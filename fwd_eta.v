==> flow/design.v <==
`timescale 1ns / 1ps
module fwd_eta(a0,a1,a2,a3,a4,a5,a6,a7,b0,b1,b2,b3,b4,b5,b6,b7,clk,rst,e00,e10,e20,e30,e40,e50,e60,e70,e01,e11,e21,e31,e41,e51,e61,e71);
input signed [15:0] a0,a1,a2,a3,a4,a5,a6,a7,b0,b1,b2,b3,b4,b5,b6,b7;
input clk,rst;
output reg signed [15:0] e00,e10,e20,e30,e40,e50,e60,e70,e01,e11,e21,e31,e41,e51,e61,e71;
wire signed [15:0]g00,g01,g10,g11,g20,g21,g30,g31,g40,g41,g50,g51,g60,g61,g70,g71;
gama_ROM gama(.clk(clk),.g00(g00),.g10(g10),.g20(g20),.g30(g30),.g40(g40),.g50(g50),.g60(g60),.g70(g70),.g01(g01),.g11(g11),.g21(g21),.g31(g31),.g41(g41),.g51(g51),.g61(g61),.g71(g71));
always @(posedge clk)
    begin
        if(!rst)
            begin
                e00 = a0 + b0 + g00;
                e10 = a1 + b1 + g10;
                e20 = a2 + b2 + g20;
                e30 = a3 + b3 + g30;
                e40 = a4 + b4 + g40;
                e50 = a5 + b5 + g50;
                e60 = a6 + b6 + g60;
                e70 = a7 + b7 + g70;
                e01 = a0 + b0 + g01;
                e11 = a1 + b1 + g11;
                e21 = a2 + b2 + g21;
                e31 = a3 + b3 + g31;
                e41 = a4 + b4 + g41;
                e51 = a5 + b5 + g51;
                e61 = a6 + b6 + g61;
                e71 = a7 + b7 + g71;
            end
    end
endmodule
`timescale 1ns / 1ps
module gama_ROM(g00,g01,g10,g11,g20,g21,g30,g31,g40,g41,g50,g51,g60,g61,g70,g71,clk);
input clk;
output reg signed [15:0] g00,g01,g10,g11,g20,g21,g30,g31,g40,g41,g50,g51,g60,g61,g70,g71;
 reg [15:0]data[0:15];
 initial begin
    data[0] = 16'd5;  
    data[1] = 16'd4;  
    data[2] = 16'd1;  
    data[3] = 16'd10;  
    data[4] = 16'd15;  
    data[5] = 16'd3;  
    data[6] = 16'd2;  
    data[7] = 16'd2;  
    data[8] = 16'd6;  
    data[9] = 16'd11;  
    data[10] = 16'd7;  
    data[11] = 16'd9;  
    data[12] = 16'd13;  
    data[13] = 16'd17;  
    data[14] = 16'd14;  
    data[15] = 16'd6;  
    end
    always @(posedge clk)
        begin
            g00 <= data[0];
            g10 <= data[1];
            g20 <= data[2];
            g30 <= data[3];
            g40 <= data[4];
            g50 <= data[5];
            g60 <= data[6];
            g70 <= data[7];
            g01 <= data[8];
            g11 <= data[9];
            g21 <= data[10];
            g31 <= data[11];
            g41 <= data[12];
            g51 <= data[13];
            g61 <= data[14];
            g71 <= data[15];
        end
endmodule
* Tool chain data of fwd_eta *
Tool output for the design above, in the order of the flow.
Lines are those of the file above, counted from 1.
Operators carry their Yosys type and port widths (W data, S select, Z words).
Cell names lack the library's common part.
A cell with -- has no value.

design
  top module = fwd_eta
  clock input = clk
  library = sky130hd
  corner = tt_025C_1v80

* Elaborated design *
Counts by Yosys on the flattened word-level netlist (proc, flatten, opt, wreduce; memories kept). Register bits leave out memories and registers merged into their read ports (data or address); mux counts leave out enables and synchronous resets folded into registers. Print and check cells are left out. Cells with the same type and inputs are merged into one.
Memory sizes are those after Yosys's memory passes, which may raise the word count (mostly to a power of two), join words into wider ones and drop unused or constant bits.

operators by class
  add/sub/neg operators = 24

operators by type and width
  kind              number
  $add A16 B16 Y16  24

storage and ports
  memories = 1
  ROM bits = 80
  output and inout port bits = 256
  cells after elaboration = 57
  register bits = 512

memory list
  name       words  bits a word  line  RTL
  gama.data  2      40           35    reg [15:0]data[0:15];

* Longest topological paths *
Yosys ltp: most cells in a row. Word level: on the elaborated netlist, between registers, memories and ports. Mapped: between sequential cells and ports; inverters and the memories' decode and read muxes count.

logic depth
  word-level depth = 2
  ABC_AREA = 0
  gate-level depth with buffers = 12

* Synthesis result *
The flow's flattened synthesis, as Yosys stat reports it; memories are mapped. The netlist is that of the ABC_AREA named above (0 if unset); the other value can give another one.
The area totals of this step are shown rounded.

cells by type
  cell      number
  edfxtp_1  249
  ha_1      141
  xnor2_1   194
  xor2_1    99
  nor2_1    137
  nand2_1   109
  a21oi_1   81
  inv_1     84
  a21o_1    36
  o21ai_0   54
  nand3_1   52
  nand4_1   34
  nor3_1    39
  fa_1      8
  o211ai_1  21
  and3_1    24
  nor4_1    22
  a211oi_1  16

Not listed: further types 71, cells in them 295.

synthesis totals
  cell area after synthesis = 0.0177 mm²
  area of sequential cells = 0.00748 mm²
  flip-flop cells = 249
  standard cells after synthesis = 1695

By module: a second synthesis without flattening, with its own total; a netlist apart from the flattened one above.

unflattened totals
  cells (unflattened synthesis) = 2532
  area total of the unflattened synthesis = 0.0252 mm²

Each row is one instance without its submodules.

modules
  module    cells  area (mm²)  times used
  fwd_eta   2274   0.0232      1
  gama_ROM  258    0.00193     1

* Worst setup path after synthesis *
Source: OpenSTA report_checks on the synthesized netlist (no wires, ideal clock, input and output delay 20% of the period each), path of least setup slack; recovery checks are left aside. Register names are those of the netlist, which keeps one name where synthesis merged equal registers.

path after synthesis
  path kind = input to register
  from = input port rst
  to = register e00[0]
  stages = 1
  external input delay = 1.760 ns
  clock period = 8.8 ns
  path buffers = 0
  slack = 1.646 ns
  arrival time = 6.556 ns
  delay of the path = 5.395 ns
  launch time at the first pin = 1.760 ns
  period reached after synthesis = 7.154 ns

"delay of the path" is the arrival time less input delay plus setup time.
"stages": output pins that drive a net of the path, with the launching flip-flop's if there is one; two outputs of one cell count as two.
"period reached after synthesis" = period - worst setup slack (recovery checks aside). The figure is calculated, with input and output delays left at 20% of the set period.

between the ends, after synthesis
  path through = inv_1
  cells in the longest elaborated chain = 0
  elaborated cells on any way between the ends = 0
  source lines of those cells = 0

ends and longest elaborated chain, after synthesis
  item         line  RTL
  from (decl)  4     input clk,rst;
  to (assign)  12    e00 = a0 + b0 + g00;
  to (decl)    5     output reg signed [15:0] e00,e10,e20,e30,e40,e50,e60,e70,e01,e11,e21,e31,e41,e51,e61,e71;

* Path in the finished layout *
Path of least setup slack in the final report of stored run 2 (OpenROAD, finished layout, wires in). Where an end is a register, its clock arrival counts in the times.

path post-layout
  path kind = input to register
  from = input port a0[0]
  to = register e00[14]
  clock period = 13.0 ns
  slack = 7.25 ns
  launch time at the first pin = 2.60 ns
  path buffers = 1
  external input delay = 2.60 ns
  stages = 10
  arrival time = 6.04 ns

The rows between start and end are the longest chain of elaborated cells between them; the timing report does not say that the signal goes this way. Where chains are equally long, one stands for them.
Each line given opens the expression or statement behind the cell; cells for indexed reads and writes are added by Yosys, which also makes memories of some case tables.

between the ends, post-layout
  path through = clkdlybuf4s50_1 ha_1 fa_1 a21o_1 a221oi_1 xnor2_1 nand2_1 or4_1 nor3b_1 xor2_1
  cells in the longest elaborated chain = 2
  elaborated cells on any way between the ends = 2
  those cells by class = 2 x add/sub

ends and longest elaborated chain, post-layout
  item                           line  RTL
  from (decl)                    3     input signed [15:0] a0,a1,a2,a3,a4,a5,a6,a7,b0,b1,b2,b3,b4,b5,b6,b7;
  $add A16 B16 Y16 (2 in a row)  12    e00 = a0 + b0 + g00;
  to (assign)                    12
  to (decl)                      5     output reg signed [15:0] e00,e10,e20,e30,e40,e50,e60,e70,e01,e11,e21,e31,e41,e51,e61,e71;

## Implementation results

Module fwd_eta, platform sky130hd: 2 stored runs of the flow (Yosys, OpenROAD) with differing settings, in no particular order. Input and output delays are each 20% of the period that was set; the output load is 0.01 pF.
"achieved period" = clock period - worst setup slack. The figure is calculated, with input and output delays left at 20% of the set period.
By "allowed time less slack (worst setup path)" is meant the share of the clock period that the worst setup path is allowed (20% is reserved at inputs, 20% at outputs), minus its slack. Clock arrival times at its registers enter into it.
"total power after layout" rests on the timing tool's default activity at the inputs, not on a simulated workload.
The measured numbers are rounded.
Among the settings, . means not set for that run.
Results: . = not shown.

setting or result                                stored run 1  stored run 2
period_ns                                        13.5          13.0
CORE_UTILIZATION                                 72            52
PLACE_DENSITY                                    0.68          .
CELL_PAD_IN_SITES_GLOBAL_PLACEMENT               0             .
CELL_PAD_IN_SITES_DETAIL_PLACEMENT               0             .
GPL_TIMING_DRIVEN                                0             1
GPL_ROUTABILITY_DRIVEN                           0             .
CTS_CLUSTER_SIZE                                 40            58
CTS_CLUSTER_DIAMETER                             347           279
CAP_MARGIN                                       10            5
SLEW_MARGIN                                      5             20
CORE_MARGIN                                      2             8
PLACE_DENSITY_LB_ADDON                           .             0.09
ABC_AREA                                         .             0
final utilization (%)                            .             70.3
die size (mm²)                                   .             0.0402
sum of negative setup slack (ns)                 .             0.000
chip area after synthesis (Yosys) (mm²)          .             0.0177
total power after layout (µW)                    .             2750
post-route worst hold slack (ns)                 .             2.74
allowed time less slack (worst setup path) (ns)  .             3.15
worst path kind                                  .             input to register
achieved period (ns)                             .             5.751
worst slack on setup checks (ns)                 .             7.25

Stored run 1: not finished: placement ended with error GPL-0301
